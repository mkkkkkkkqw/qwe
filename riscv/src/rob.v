==> flow/design.v <==
module ROB (
    input wire clk,
    input wire rst,
    input wire rdy,
    output wire rob_nxt_full,
    output reg rollback,
    output reg if_set_pc_en,
    output reg [31:0] if_set_pc,
    input wire issue,
    input wire [4:0] issue_rd,
    input wire [6:0] issue_opcode,
    input wire [31:0] issue_pc,
    input wire issue_pred_jump,
    input wire issue_is_ready,
    output wire [3:0] head_rob_pos,
    output reg [3:0] commit_rob_pos,
    output reg reg_write,
    output reg [4:0] reg_rd,
    output reg [31:0] reg_val,
    output reg lsb_store,
    output reg commit_br,
    output reg commit_br_jump,
    output reg [31:0] commit_br_pc,
    input wire alu_result,
    input wire [3:0] alu_result_rob_pos,
    input wire [31:0] alu_result_val,
    input wire alu_result_jump,
    input wire [31:0] alu_result_pc,
    input wire lsb_result,
    input wire [3:0] lsb_result_rob_pos,
    input wire [31:0] lsb_result_val,
    input  wire [3:0] rs1_pos,
    output wire rs1_ready,
    output wire [31:0] rs1_val,
    input  wire [3:0] rs2_pos,
    output wire rs2_ready,
    output wire [31:0] rs2_val,
    output wire [3:0] nxt_rob_pos
);
    reg ready [16-1:0];
    reg [4:0] rd [16-1:0];
    reg [31:0] val [16-1:0];
    reg [31:0] pc [16-1:0];
    reg [6:0] opcode [16-1:0];
    reg pred_jump [16-1:0];
    reg res_jump [16-1:0];
    reg [31:0] res_pc [16-1:0];
    reg [3:0] head, tail;
    reg empty;
    wire commit = !empty && ready[head];
    wire [3:0] nxt_head = head + commit;
    wire [3:0] nxt_tail = tail + issue;
    assign nxt_rob_pos = tail;
    wire nxt_empty = (nxt_head == nxt_tail && (empty || commit && !issue));
    assign rob_nxt_full = (nxt_head == nxt_tail && !nxt_empty);
    assign head_rob_pos = head;
    assign rs1_ready = ready[rs1_pos];
    assign rs1_val = val[rs1_pos];
    assign rs2_ready = ready[rs2_pos];
    assign rs2_val = val[rs2_pos];
    integer i;
    always @(posedge clk) begin
        if (rst || rollback) begin
            head <= 0;
            tail <= 0;
            empty <= 1;
            rollback <= 0;
            if_set_pc_en <= 0;
            if_set_pc <= 0;
            for (i = 0; i < 16; i = i + 1) begin
                ready[i] <= 0;
                rd[i] <= 0;
                val[i] <= 0;
                pc[i] <= 0;
                opcode[i] <= 0;
                pred_jump[i] <= 0;
                res_jump[i] <= 0;
                res_pc[i] <= 0;
            end
            reg_write <= 0;
            lsb_store <= 0;
            commit_br <= 0;
        end else if (rdy) begin
            empty <= nxt_empty;
            if (issue) begin
                rd[tail] <= issue_rd;
                opcode[tail] <= issue_opcode;
                pc[tail] <= issue_pc;
                pred_jump[tail] <= issue_pred_jump;
                ready[tail] <= issue_is_ready;
                tail <= tail + 1'b1;
            end
            if (alu_result) begin
                val[alu_result_rob_pos] <= alu_result_val;
                ready[alu_result_rob_pos] <= 1;
                res_jump[alu_result_rob_pos] <= alu_result_jump;
                res_pc[alu_result_rob_pos] <= alu_result_pc;
            end
            if (lsb_result) begin
                val[lsb_result_rob_pos] <= lsb_result_val;
                ready[lsb_result_rob_pos] <= 1;
            end
            reg_write <= 0;
            lsb_store <= 0;
            commit_br <= 0;
            reg_write <= 0;
            if (commit) begin
                commit_rob_pos <= head;
                if (opcode[head] == 7'b0100011) begin
                    lsb_store <= 1;
                end else if (opcode[head] != 7'b1100011) begin
                    reg_write <= 1;
                    reg_rd <= rd[head];
                    reg_val <= val[head];
                end
                if (opcode[head] == 7'b1100011) begin
                    commit_br <= 1;
                    commit_br_jump <= res_jump[head];
                    commit_br_pc <= pc[head];
                    if (pred_jump[head] != res_jump[head]) begin
                        rollback <= 1;
                        if_set_pc_en <= 1;
                        if_set_pc <= res_pc[head];
                    end
                end
                if (opcode[head] == 7'b1100111) begin
                    if (pred_jump[head] != res_jump[head]) begin
                        rollback <= 1;
                        if_set_pc_en <= 1;
                        if_set_pc <= res_pc[head];
                    end
                end
                head <= head + 1'b1;
            end
        end
    end
endmodule
Tool chain data of ROB
Tool output for the design above, in the order of the flow.
Lines are those of the file above, counted from 1.
Cell names lack the library's common part.
A cell with - has no value.
- top: ROB
- clock input: clk
- library: sky130hd
- timing corner: tt_025C_1v80

After elaboration
Source: Yosys, flattened and elaborated, memories not mapped. Widths are those after wreduce. Print and check cells do not count.
Yosys's memory passes give these memory sizes; they may raise the number of words (mostly to a power of two), join words into wider ones and drop unused or constant bits.
- register bits after elaboration at 51
- memory bits (writable): 1776
- memories kept at 8
- memory list (memory ; words ; bits a word ; line ; source):
    pc ; 16 ; 32 ; 43 ; reg [31:0] pc [16-1:0];
    res_pc ; 16 ; 32 ; 47 ; reg [31:0] res_pc [16-1:0];
    val ; 16 ; 32 ; 42 ; reg [31:0] val [16-1:0];
    opcode ; 16 ; 7 ; 44 ; reg [6:0] opcode [16-1:0];
    rd ; 16 ; 5 ; 41 ; reg [4:0] rd [16-1:0];
    pred_jump ; 16 ; 1 ; 45 ; reg pred_jump [16-1:0];
Further memories, not shown: 2.
- noted reductions and logical operators: 14
- noted equality and inequality tests: 6
- add/sub/neg operators: 4
- multiplexer cells: 75
- bitwise operators: 2
- operator list (kind ; count):
    two-way mux 32 bit ; 16
    two-way mux 4 bit ; 19
    two-way mux 1 bit ; 34
    two-way mux 7 bit ; 3
    two-way mux 5 bit ; 3
    equality test 7 bit (second input constant) ; 2
    adder 4 x 1 -> 4 bit ; 2
    adder 4 x 1 -> 4 bit (second input constant) ; 2
    equality test 7 x 6 -> 1 bit (second input constant) ; 1
    != test 7 bit (second input constant) ; 1
    AND reduction 5 bit ; 1
    logical AND 1 bit ; 4
    AND reduction 2 bit ; 2
    equality test 4 bit ; 1
    AND reduction 4 bit ; 1
    zero test 1 bit ; 3
    AND reduction 3 bit ; 1
    logical OR 1 bit ; 2
    inverter 1 bit ; 2
    != test 1 bit ; 1

Depth
Yosys ltp: most cells in a row. Word level: on the elaborated netlist, between registers, memories and ports. Mapped: between sequential cells and ports; inverters and the memories' decode and read muxes count.
- depth in word-level cells at 7
- noted ABC_AREA: 0
- mapped depth: 12
- noted depth with buffers taken out: 10

Mapped cells and area
The flow's flattened synthesis, as Yosys stat reports it; memories are mapped. The netlist is that of the ABC_AREA named above (0 if unset); the other value can give another one.
Totals and module areas in this step are rounded.
- cells by type (cell ; count ; area in all (um2)):
    edfxtp_1 ; 1834 ; 5.51E+04
    mux4_2 ; 613 ; 1.38E+04
    and2_1 ; 889 ; 5.56E+03
    a22o_1 ; 509 ; 4.46E+03
    mux2i_1 ; 242 ; 2.42E+03
    and3_1 ; 363 ; 2.27E+03
    clkbuf_1 ; 598 ; 2.24E+03
    dfxtp_1 ; 66 ; 1.32E+03
    nand2_1 ; 260 ; 975.936
    o21ai_0 ; 160 ; 800.768
    mux2_2 ; 69 ; 776.995
    a221oi_1 ; 69 ; 604.33
    a22oi_1 ; 72 ; 540.518
    buf_1 ; 121 ; 454.186
    a21oi_1 ; 80 ; 400.384
    nor2_1 ; 78 ; 292.781
    a311o_1 ; 28 ; 280.269
    nor2b_1 ; 38 ; 237.728
Not listed: further types 47, cells in them 237.
- noted mapped area: 94000 um2
- noted flip-flops: 1900
- noted standard cells after synthesis: 6326

Path before layout
Source: OpenSTA report_checks on the synthesized netlist (no wires, ideal clock, input and output delay 20% of the period each), path of least setup slack; recovery checks are left aside. Register names are those of the netlist, which keeps one name where synthesis merged equal registers.
- kind: input port to flip-flop
- start: input rst
- end: memory opcode[13][0]
- noted launch time at the first pin: 1.268 ns
- data required time: 5.830 ns
- noted path delay: 4.475 ns
- noted stages on the path: 4
- noted slack: 0.597 ns
- clock period: 6.34 ns
- buffers on the path at 0
- data arrival time at 5.233 ns
- noted period reached after synthesis: 5.743 ns
"path delay" is the arrival time less input delay plus setup time.
"stages on the path" counts driving pins, that of a launching flip-flop among them; a cell with two outputs on the path counts twice.
"period reached after synthesis" = period - worst setup slack (recovery checks aside). The figure is calculated, with input and output delays left at 20% of the set period.
Between the ends stands the longest chain of elaborated cells between them, by number of cells; it is not shown to be the way that was timed. Of several equally long chains one is given.
A line is the first line of the expression or statement that the cell stems from. Yosys adds cells for indexed reads and writes and turns some case tables into memories.
The path ends at the enable pin of a flip-flop; only ways to that pin are counted.
- cells stage by stage: nor3b_2 > and2_1 > nand2_1 > o21ai_0
- cells in the longest elaborated chain: 2
- RTL lines, path post-synthesis (item ; line ; source):
    start, declared ; 3 ; input wire rst,
    logical OR 1 bit ; 63 ; if (rst || rollback) begin
    two-way mux 4 bit ; 63 ;
    end, declared ; 44 ; reg [6:0] opcode [16-1:0];

Worst path after layout
From the final timing report of flow run A: the path of least setup slack in the routed layout; clock arrival at registers is part of the times.
- kind: flip-flop to output port
- start: register (no name shown)
- end: output rob_nxt_full
- noted slack: 0.21 ns
- clock period: 5.31 ns
- external output delay at 1.06 ns
- noted stages on the path: 11
- noted launch time at the first pin: 0.79 ns
- buffers on the path at 1
- data required time: 4.25 ns
- data arrival time at 4.03 ns
- cells stage by stage: dfxtp_4 > mux4_2 > mux4_2 > nor2b_1 > ha_1 > ha_1 > xnor2_1 > xnor2_1 > nand4_1 > nor3_4 > dlygate4sd2_1
- RTL lines, path after layout (item ; line ; source):
    end, declared ; 5 ; output wire rob_nxt_full,
Chain of elaborated cells between the ends: none given.

FLOW RESULTS
============

Flow measurements of ROB on sky130hd: 2 stored runs with different settings, listed in no order. Input and output delays are each 20% of the period that was set; the output load is 0.01 pF.
"period reached": clock period set for the run, less the worst setup slack. It is reckoned from that one timing run; input and output delays stay at 20% of the period that was set.
"worst path time": the worst setup path's part of the clock period (all of it between registers, 20% less for each end at a port) less its slack. A launch clock that arrives late makes it longer, a capture clock that arrives late makes it shorter.
By "total power after layout" is meant OpenSTA's value without simulated activity: inputs other than the clock are taken to toggle once in ten clock periods, and the tool carries that through the logic.
The measured numbers are rounded.

Flow run A

==> flow/run.sh <==
#!/bin/bash
# the make line also repeats the synthesis and layout settings of config.mk as NAME=value (left out here)
make -C /OpenROAD-flow-scripts/flow DESIGN_CONFIG=/design/flow/config.mk WORK_HOME=/design/flow/orfs CLKGATE_MAP_FILE= finish
==> flow/config.mk <==
export PLATFORM = sky130hd
export DESIGN_NAME = ROB
export DESIGN_NICKNAME = ROB
export VERILOG_FILES = /design/flow/design.v
export SDC_FILE = /design/flow/constraint.sdc
export NUM_CORES = 4
export LEC_CHECK = 0
export CAP_MARGIN = 15
export CELL_PAD_IN_SITES_GLOBAL_PLACEMENT = 2
export CORE_ASPECT_RATIO = 0.51
export CORE_MARGIN = 10
export CORE_UTILIZATION = 59
export CTS_CLUSTER_DIAMETER = 164
export MAX_ROUTING_LAYER = met4
export PLACE_DENSITY_LB_ADDON = 0.24
export SLEW_MARGIN = 20
==> flow/constraint.sdc <==
create_clock -name core_clock -period 5.31 [get_ports {clk}]
set_input_delay 1.0620 -clock core_clock [delete_from_list [all_inputs] [get_ports {clk}]]
set_output_delay 1.0620 -clock core_clock [all_outputs]
set_load 0.01 [all_outputs]

Measured in flow run A:
- noted the smallest setup slack: 0.21 ns
- netlist area reported by Yosys at 94000 um2
- noted the total power after layout: 33000 uW
- post-route setup TNS: 0.000 ns
- total die area at 180000 um2
- period reached at 5.096 ns
- noted the standard-cell area after layout: 110000 um2
- noted the worst-case hold slack: 0.46 ns
- worst path time: 4.03 ns
- class of the worst setup path: flip-flop to output port
- utilization of the finished layout: 0.67

Flow run B

==> flow/run.sh <==
#!/bin/bash
# the make line also repeats the synthesis and layout settings of config.mk as NAME=value (left out here)
make -C /OpenROAD-flow-scripts/flow DESIGN_CONFIG=/design/flow/config.mk WORK_HOME=/design/flow/orfs CLKGATE_MAP_FILE= finish
==> flow/config.mk <==
export PLATFORM = sky130hd
export DESIGN_NAME = ROB
export DESIGN_NICKNAME = ROB
export VERILOG_FILES = /design/flow/design.v
export SDC_FILE = /design/flow/constraint.sdc
export NUM_CORES = 4
export LEC_CHECK = 0
export CAP_MARGIN = 20
export CORE_MARGIN = 2
export CORE_UTILIZATION = 40
export SLEW_MARGIN = 20
==> flow/constraint.sdc <==
create_clock -name core_clock -period 8.32 [get_ports {clk}]
set_input_delay 1.6640 -clock core_clock [delete_from_list [all_inputs] [get_ports {clk}]]
set_output_delay 1.6640 -clock core_clock [all_outputs]
set_load 0.01 [all_outputs]

Measured in flow run B:
- noted the smallest setup slack: 1.0 ns
- netlist area reported by Yosys at 94000 um2
- noted the total power after layout: 22000 uW
- post-route setup TNS: 0.000 ns
- total die area at 240000 um2
- period reached at 7.295 ns
- noted the standard-cell area after layout: 110000 um2
- noted the worst-case hold slack: 0.45 ns
- worst path time: 5.63 ns
- class of the worst setup path: flip-flop to output port
- utilization of the finished layout: 0.46
